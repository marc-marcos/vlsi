==> flow/design.v <==
module fetch_unit (
    input wire clk,
    input wire rst_n,
    input wire       pc_en,
    input wire       branch_en,
    input wire [7:0] branch_addr,
    output reg [15:0] instr
);
  reg [7:0] pc;
  reg [7:0] next_pc;
  reg [15:0] mem[0:255];
  integer i;
  initial begin
    for (i = 0; i < 256; i = i + 1) mem[i] = i;   
  end
  always @* begin
    if (branch_en) next_pc = branch_addr;
    else if (pc_en) next_pc = pc + 2;
    else next_pc = pc;
  end
  always @(posedge clk) begin
    if (!rst_n) begin
      pc    <= 8'h00;
      instr <= mem[8'h00];
    end else begin
      pc    <= next_pc;
      instr <= mem[next_pc];
    end
  end
endmodule
# Step by step through the tools: fetch_unit
# Tool output for the design above, in the order of the flow.
# Line numbers count from 1 in the design file above.
# Operators: Yosys type, input widths -> output width; for muxes data width and select width s.
# Cell names lack the library's common part.
# Not given: --
dict set report design {
  top_module {fetch_unit}
  clock_port {clk}
  lib {sky130hd}
  corner {tt_025C_1v80}
}

# Word level
# Counts by Yosys on the flattened word-level netlist (proc, flatten, opt, wreduce; memories kept). Register bits leave out memories and registers merged into their read ports (data or address); mux counts leave out enables and synchronous resets folded into registers. Print and check cells are left out. Cells with the same type and inputs are merged into one.
# Memory sizes are those after Yosys's memory passes, which may raise the word count (mostly to a power of two), join words into wider ones and drop unused or constant bits.
dict set report op_classes {
  addsub 1
  n_mux 3
}
# cell n
set op_table {}
lappend op_table {{$mux 16} 1}
lappend op_table {{$mux 8} 2}
lappend op_table {{$add 8x2->8 const B} 1}
dict set report bits {
  ff_bits 24
  rom_bits 2048
  mem_count 1
  out_inout_bits 16
  wordCells 7
}
# name words word_bits rd wr line
set mem_list {}
lappend mem_list {mem 256 8 2 0 11} ;# reg [15:0] mem[0:255];

# Logic depth
# Yosys ltp: most cells in a row. Word level: on the elaborated netlist, between registers, memories and ports. Mapped: between sequential cells and ports; inverters and the memories' decode and read muxes count.
dict set report logic_depth {
  ltp_word 3
  ABC_AREA 0
  depth_mapped 4
}

# Mapped cells and area
# The flow's flattened synthesis, as Yosys stat reports it; memories are mapped. The netlist is that of the ABC_AREA named above (0 if unset); the other value can give another one.
# The area totals of this step are shown rounded.
dict set report mapped {
  stdcells 54
  synth_area_mm2 0.000464
  seq_area_mm2 0.00016
  ff_cells 8
  n_buf 10
}
# cell n type_area_um2
set types {}
lappend types {dfxtp_1 8 160.154}
lappend types {buf_4 8 60.058}
lappend types {o21ai_0 7 35.034}
lappend types {mux2i_1 2 20.019}
lappend types {xnor2_1 2 17.517}
lappend types {xor2_1 2 17.517}
lappend types {nand2_1 4 15.014}
lappend types {a31oi_1 2 12.512}
lappend types {and2_1 2 12.512}
lappend types {ha_1 1 12.512}
lappend types {nand4_2 1 12.512}
lappend types {or3_1 2 12.512}
lappend types {buf_6 1 11.261}
lappend types {a21oi_1 2 10.01}
lappend types {nand3_1 2 10.01}
lappend types {o211a_1 1 10.01}
lappend types {nand2b_1 1 6.256}
lappend types {nand4_1 1 6.256}
# Other cell types: 5; their cells: 5.

# Timing after synthesis
# Path of least setup slack by OpenSTA after synthesis, without wires, with an ideal clock, recovery checks aside; 20% of the period is set as input and as output delay. Where synthesis merged equal registers, the netlist keeps one of their names.
dict set report synth_path {
  kind {register to register}
  from {reg (no name shown)}
  to {reg instr[7]}
  period_ps 1710
  setup_time_ps 74
  launch_ps 0
  arrival_time_ps 1193
  slack_ps 443
  delay_ps 1267
  stages 5
  path_buffers 0
  synth_period_reached_ps 1267
}
# "delay_ps" is the arrival time less input delay plus setup time.
# "stages": output pins that drive a net of the path, with the launching flip-flop's if there is one; two outputs of one cell count as two.
# "synth_period_reached_ps" is the clock period less the worst setup slack; recovery checks do not enter. This is arithmetic on one report: input and output delays are still those of the set period (20% each).
dict set report synth_via {
  cell_sequence {dfxtp_1 > ha_1 > nand3_1 > or3_1 > a31oi_1}
}
# element line
set synth_rtl {}
lappend synth_rtl {{end, assigned} 24} ;# instr <= mem[8'h00];
lappend synth_rtl {{end, assigned} 27} ;# instr <= mem[next_pc];
lappend synth_rtl {{end, declared} 7} ;# output reg [15:0] instr
# Chain of elaborated cells between the ends: none given.

# Path in the finished layout
# Path of least setup slack in the final report of entry A (OpenROAD, finished layout, wires in). Where an end is a register, its clock arrival counts in the times.
# The report prints the path's times to 10 ps; the period is as set.
dict set report layout_path {
  kind {register to register}
  from {reg (no name shown)}
  to {reg instr[7]}
  period_ps 1440
  setup_time_ps 70
  launch_ps 250
  arrival_time_ps 1410
  slack_ps 210
  stages 5
  path_buffers 0
}
dict set report layout_via {
  cell_sequence {dfxtp_4 > ha_2 > nand3_1 > or3_1 > a31oi_1}
}
# element line
set layout_rtl {}
lappend layout_rtl {{end, assigned} 24} ;# instr <= mem[8'h00];
lappend layout_rtl {{end, assigned} 27} ;# instr <= mem[next_pc];
lappend layout_rtl {{end, declared} 7} ;# output reg [15:0] instr
# Chain of elaborated cells between the ends: none given.

# Flow runs of fetch_unit

Settings and measured results of 2 stored flow runs for module fetch_unit (sky130hd), not sorted in any way. The constraints put input and output delay at 20% of the set period each and load the outputs with 0.01 pF.
"clock_period_reached_ps" = clock period - worst setup slack. The figure is calculated, with input and output delays left at 20% of the set period.
"critical_path_time_ps" is the time allowed to the run's worst setup path (the clock period less input and output delay, where it has them) less its slack. Clock arrival times count: a late capture clock shortens it, a late launch clock lengthens it.
"critical_path_time_ps" is given in steps of 10 ps.
Measured values are rounded.

[flow] entry A: files
==> flow/run.sh <==
#!/bin/bash
# the make line also repeats the synthesis and layout settings of config.mk as NAME=value (left out here)
make -C /OpenROAD-flow-scripts/flow DESIGN_CONFIG=/design/flow/config.mk WORK_HOME=/design/flow/orfs CLKGATE_MAP_FILE= finish
==> flow/config.mk <==
export PLATFORM = sky130hd
export DESIGN_NAME = fetch_unit
export DESIGN_NICKNAME = fetch_unit
export VERILOG_FILES = /design/flow/design.v
export SDC_FILE = /design/flow/constraint.sdc
export NUM_CORES = 4
export LEC_CHECK = 0
export ABC_AREA = 0
export CAP_MARGIN = 15
export CELL_PAD_IN_SITES_GLOBAL_PLACEMENT = 0
export CORE_ASPECT_RATIO = 0.92
export CORE_MARGIN = 3
export CORE_UTILIZATION = 37
export CTS_CLUSTER_DIAMETER = 77
export PLACE_DENSITY = 0.64
export SETUP_SLACK_MARGIN = 0.13
export SLEW_MARGIN = 40
==> flow/constraint.sdc <==
create_clock -name core_clock -period 1.44 [get_ports {clk}]
set_input_delay 0.2880 -clock core_clock [delete_from_list [all_inputs] [get_ports {clk}]]
set_output_delay 0.2880 -clock core_clock [all_outputs]
set_load 0.01 [all_outputs]

[flow] entry A: metrics
[metrics] ws_setup_ps = 210
[metrics] fin_util_pct = 63.8
[metrics] setup_tns_ps = 0
[metrics] critical_path_time_ps = 1230
[metrics] critical_path_kind = register to register
[metrics] synth_chip_area_mm2 = 0.000464
[metrics] die_footprint_mm2 = 0.00172
[metrics] clock_period_reached_ps = 1230
[metrics] post_route_stdcell_area_mm2 = 0.000693

[flow] entry B: files
==> flow/run.sh <==
#!/bin/bash
# the make line also repeats the synthesis and layout settings of config.mk as NAME=value (left out here)
make -C /OpenROAD-flow-scripts/flow DESIGN_CONFIG=/design/flow/config.mk WORK_HOME=/design/flow/orfs CLKGATE_MAP_FILE= finish
==> flow/config.mk <==
export PLATFORM = sky130hd
export DESIGN_NAME = fetch_unit
export DESIGN_NICKNAME = fetch_unit
export VERILOG_FILES = /design/flow/design.v
export SDC_FILE = /design/flow/constraint.sdc
export NUM_CORES = 4
export LEC_CHECK = 0
export CAP_MARGIN = 20
export CORE_MARGIN = 7
export CORE_UTILIZATION = 28
export CTS_CLUSTER_SIZE = 36
export GPL_ROUTABILITY_DRIVEN = 1
export GPL_TIMING_DRIVEN = 0
export PLACE_DENSITY_LB_ADDON = 0.17
export SLEW_MARGIN = 25
==> flow/constraint.sdc <==
create_clock -name core_clock -period 2.22 [get_ports {clk}]
set_input_delay 0.4440 -clock core_clock [delete_from_list [all_inputs] [get_ports {clk}]]
set_output_delay 0.4440 -clock core_clock [all_outputs]
set_load 0.01 [all_outputs]

[flow] entry B: metrics
[metrics] ws_setup_ps = 525
[metrics] fin_util_pct = 46.1
[metrics] setup_tns_ps = 0
[metrics] critical_path_time_ps = 1250
[metrics] critical_path_kind = register to output
[metrics] synth_chip_area_mm2 = 0.000464
[metrics] die_footprint_mm2 = 0.00299
[metrics] clock_period_reached_ps = 1695
[metrics] post_route_stdcell_area_mm2 = 0.000703
