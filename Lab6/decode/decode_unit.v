==> flow/design.v <==
module decode_unit #(
    parameter REG_COUNT = 16
)(
    input  wire        clk,
    input  wire        rst_n,
    input  wire        instr_valid,
    input  wire [15:0] instr,
    output reg         decode_done,
    output reg  [3:0]  opcode,
    output reg  [3:0]  rd,
    output reg  [3:0]  rs,
    output reg  [3:0]  imm,
    output reg         hazard_stall
);
    reg [1:0] decode_counter;  
    reg [3:0] last_rd;
    wire      hazard_stall_next;
    assign hazard_stall_next = (last_rd == instr[7:4]) && instr_valid;
    always @(posedge clk) begin
        if (!rst_n) begin
            decode_done    <= 1'b0;
            hazard_stall   <= 1'b0;
            decode_counter <= 2'b00;
            opcode         <= 4'h0;
            rd             <= 4'h0;
            rs             <= 4'h0;
            imm            <= 4'h0;
            last_rd        <= 4'h0;
        end else begin
            decode_done <= 1'b0;  
            hazard_stall <= hazard_stall_next;
            if (instr_valid && !hazard_stall_next) begin
                decode_counter <= 2'b10;
                opcode         <= instr[15:12];
                rd             <= instr[11:8];
                rs             <= instr[7:4];
                imm            <= instr[3:0];
                last_rd        <= instr[11:8];
            end
            if (decode_counter != 0 && !hazard_stall) begin
                decode_counter <= decode_counter - 1;
                if (decode_counter == 1)
                    decode_done <= 1'b1;
            end
        end
    end
endmodule
* From RTL to reports: decode_unit *
The steps from the RTL of decode_unit to its reports follow in flow order.
Lines are those of the file above, counted from 1.
Operators carry their Yosys type and port widths (W data, S select, Z words).
Cell names lack the library's common part.
The mark -- stands for no value.

set-up
  design top = decode_unit
  clock = clk
  cell library = sky130hd
  library corner = tt_025C_1v80

* After elaboration *
Source: Yosys, flattened and elaborated, memories not mapped. Widths are those after wreduce. Registers that Yosys merges into a memory's read port (data or address) are not register bits. Print and check cells do not count. Equal cells are merged and count once.

bit counts
  output and inout port bits = 18
  input bits = 19
  elaborated cells = 21
  register bits after elaboration = 20

operators by class
  reduce/logical cells = 8
  muxes and demuxes = 3
  eq/ne operators = 2
  add/sub/neg operators = 1

operator list
  operator               number
  $reduce_bool A2 Y1     2
  $eq A4 B4 Y1           1
  $mux W2                2
  $logic_and A1 B1 Y1    3
  $logic_not A1 Y1       2
  $sub A2 B1 Y2 const B  1
  $eq A2 B1 Y1 const B   1
  $reduce_and A2 Y1      1
  $mux W1                1

* Longest topological paths *
Yosys ltp: most cells in a row. Word level: on the elaborated netlist, between registers, memories and ports. Mapped: between sequential cells and ports; inverters and the memories' decode and read muxes count.

logic depth
  depth in word-level cells = 6
  ABC_AREA = 1
  depth in mapped cells = 9
  depth with buffers taken out = 9

* Mapped cells and area *
Source: synth_stat.txt of the flow (Yosys; design flattened, memories mapped). It holds for the ABC_AREA given above (unset counts as 0); a run with the other value may have another netlist.

cell types
  cell type  number  area in all (um^2)
  dfxtp_1    20      400.384
  a21oi_2    10      87.584
  nand2_1    23      86.333
  nand3_1    17      85.082
  nand2_2    9       56.304
  inv_1      12      45.043
  a21oi_1    8       40.038
  ha_1       2       25.024
  buf_12     1       20.019
  nand2_8    1       20.019
  nor2_2     2       12.512
  nand2_4    1       11.261
  nor2_1     3       11.261
  buf_2      2       10.01
  o21ai_0    1       5.005
  buf_1      1       3.754
  clkbuf_1   1       3.754
  clkinv_1   1       3.754

synthesis totals
  sequential area = 400.4 um^2
  chip area (Yosys) = 927.1 um^2
  mapped cells = 115
  buffer cells = 5
  flip-flops = 20

* Worst setup path after synthesis *
Path of least setup slack by OpenSTA after synthesis, without wires, with an ideal clock, recovery checks aside; 20% of the period is set as input and as output delay. Where synthesis merged equal registers, the netlist keeps one of their names.

path after synthesis
  kind = register to register
  start point = register (name not given)
  end point = register imm[2]
  setup slack = 247 ps
  library setup time = 143 ps
  arrival = 1100 ps
  stages = 9
  period = 1490 ps
  data required time = 1347 ps
  path buffers = 1
  launch time at the first pin = 0 ps
  path delay = 1243 ps
  synthesis period reached = 1243 ps

"path delay" = arrival - input delay + setup time.
"stages" counts driving pins, that of a launching flip-flop among them; a cell with two outputs on the path counts twice.
"synthesis period reached" is the clock period less the worst setup slack; recovery checks do not enter. This is arithmetic on one report: input and output delays are still those of the set period (20% each).
The rows between start and end are the longest chain of elaborated cells between them; the timing report does not say that the signal goes this way. Where chains are equally long, one stands for them.
A line is the first line of the expression or statement that the cell stems from. Yosys adds cells for indexed reads and writes and turns some case tables into memories.

between the ends, after synthesis
  cells stage by stage = dfxtp_1 > inv_1 > nand2_1 > nand2_1 > nor2_2 > nand2_4 > buf_2 > nand3_1 > a21oi_2
  cells in the longest elaborated chain = 4
  elaborated cells on any way between the ends = 4
  RTL lines with such cells = 2
  classes of those cells = eq/ne (1); reduce/logical (3)

ends and longest elaborated chain, after synthesis
  element              RTL line  source
  $eq A4 B4 Y1         18        assign hazard_stall_next = (last_rd == instr[7:4]) && instr_valid;
  $logic_and A1 B1 Y1  18
  $logic_not A1 Y1     32        if (instr_valid && !hazard_stall_next) begin
  $logic_and A1 B1 Y1  32
  end, assigned        27        imm            <= 4'h0;
  end, assigned        37        imm            <= instr[3:0];
  end, declared        12        output reg  [3:0]  imm,

* Timing after layout *
From the final timing report of run 1: the path of least setup slack in the routed layout; clock arrival at registers is part of the times.
The report prints the path's times to 10 ps; the period is as set.

path post-layout
  kind = register to register
  start point = register (name not given)
  end point = register imm[2]
  library setup time = 100 ps
  launch time at the first pin = 320 ps
  path buffers = 1
  stages = 9
  period = 1900 ps
  setup slack = 460 ps
  data required time = 2120 ps
  arrival = 1660 ps

The rows between start and end are the longest chain of elaborated cells between them; the timing report does not say that the signal goes this way. Where chains are equally long, one stands for them.

between the ends, post-layout
  cells stage by stage = dfxtp_2 > inv_1 > nand2_1 > nand2_2 > nor2_4 > nand2_4 > buf_4 > nand3_1 > a21oi_2
  cells in the longest elaborated chain = 4
  elaborated cells on any way between the ends = 4
  RTL lines with such cells = 2
  classes of those cells = eq/ne (1); reduce/logical (3)

ends and longest elaborated chain, post-layout
  element              RTL line  source
  $eq A4 B4 Y1         18        assign hazard_stall_next = (last_rd == instr[7:4]) && instr_valid;
  $logic_and A1 B1 Y1  18
  $logic_not A1 Y1     32        if (instr_valid && !hazard_stall_next) begin
  $logic_and A1 B1 Y1  32
  end, assigned        27        imm            <= 4'h0;
  end, assigned        37        imm            <= instr[3:0];
  end, declared        12        output reg  [3:0]  imm,

Below are 2 stored runs of the flow (Yosys, OpenROAD; platform sky130hd) on decode_unit, each with its settings and what was measured, unordered. Constraints: input delay and output delay 20% of the set period each, output load 0.01 pF.
"clock period achieved" = clock period - worst setup slack. The figure is calculated, with input and output delays left at 20% of the set period.
"worst setup path time" is the time allowed to the run's worst setup path (the clock period less input and output delay, where it has them) less its slack. Clock arrival times count: a late capture clock shortens it, a late launch clock lengthens it.
"total power after layout" is the tool's figure for a default switching activity; nothing was simulated.
"worst setup path time" is known to 10 ps.
Settings: - = not set for that run.

name                                 run 1                 run 2
period_ns                            1.9                   1.15
CORE_UTILIZATION                     61                    21
SETUP_SLACK_MARGIN                   0.55                  -0.03
PLACE_DENSITY_LB_ADDON               0.24                  -
TNS_END_PERCENT                      100                   -
ABC_AREA                             1                     0
GPL_TIMING_DRIVEN                    1                     1
GPL_ROUTABILITY_DRIVEN               1                     -
SLEW_MARGIN                          5                     20
MIN_ROUTING_LAYER                    met1                  met1
MAX_ROUTING_LAYER                    met5                  -
CAP_MARGIN                           20                    20
CORE_MARGIN                          2                     3
PLACE_DENSITY                        -                     0.65
CORE_ASPECT_RATIO                    -                     1.75
CELL_PAD_IN_SITES_GLOBAL_PLACEMENT   -                     2
CELL_PAD_IN_SITES_DETAIL_PLACEMENT   -                     2
worst setup path time (ps)           1440                  1440
worst setup path type                register to register  register to register
die footprint (um^2)                 1847.7                4973.1
setup TNS (ps)                       0                     -4653
utilization in the final report      0.979                 0.362
std-cell area (final layout) (um^2)  1440.1                1427.6
worst-case hold slack (ps)           380                   405
clock period achieved (ps)           1442                  1439
setup slack of the worst path (ps)   458                   -289
post-synthesis cell area (um^2)      927.1                 868.3
total power after layout (W)         0.001155              0.001925
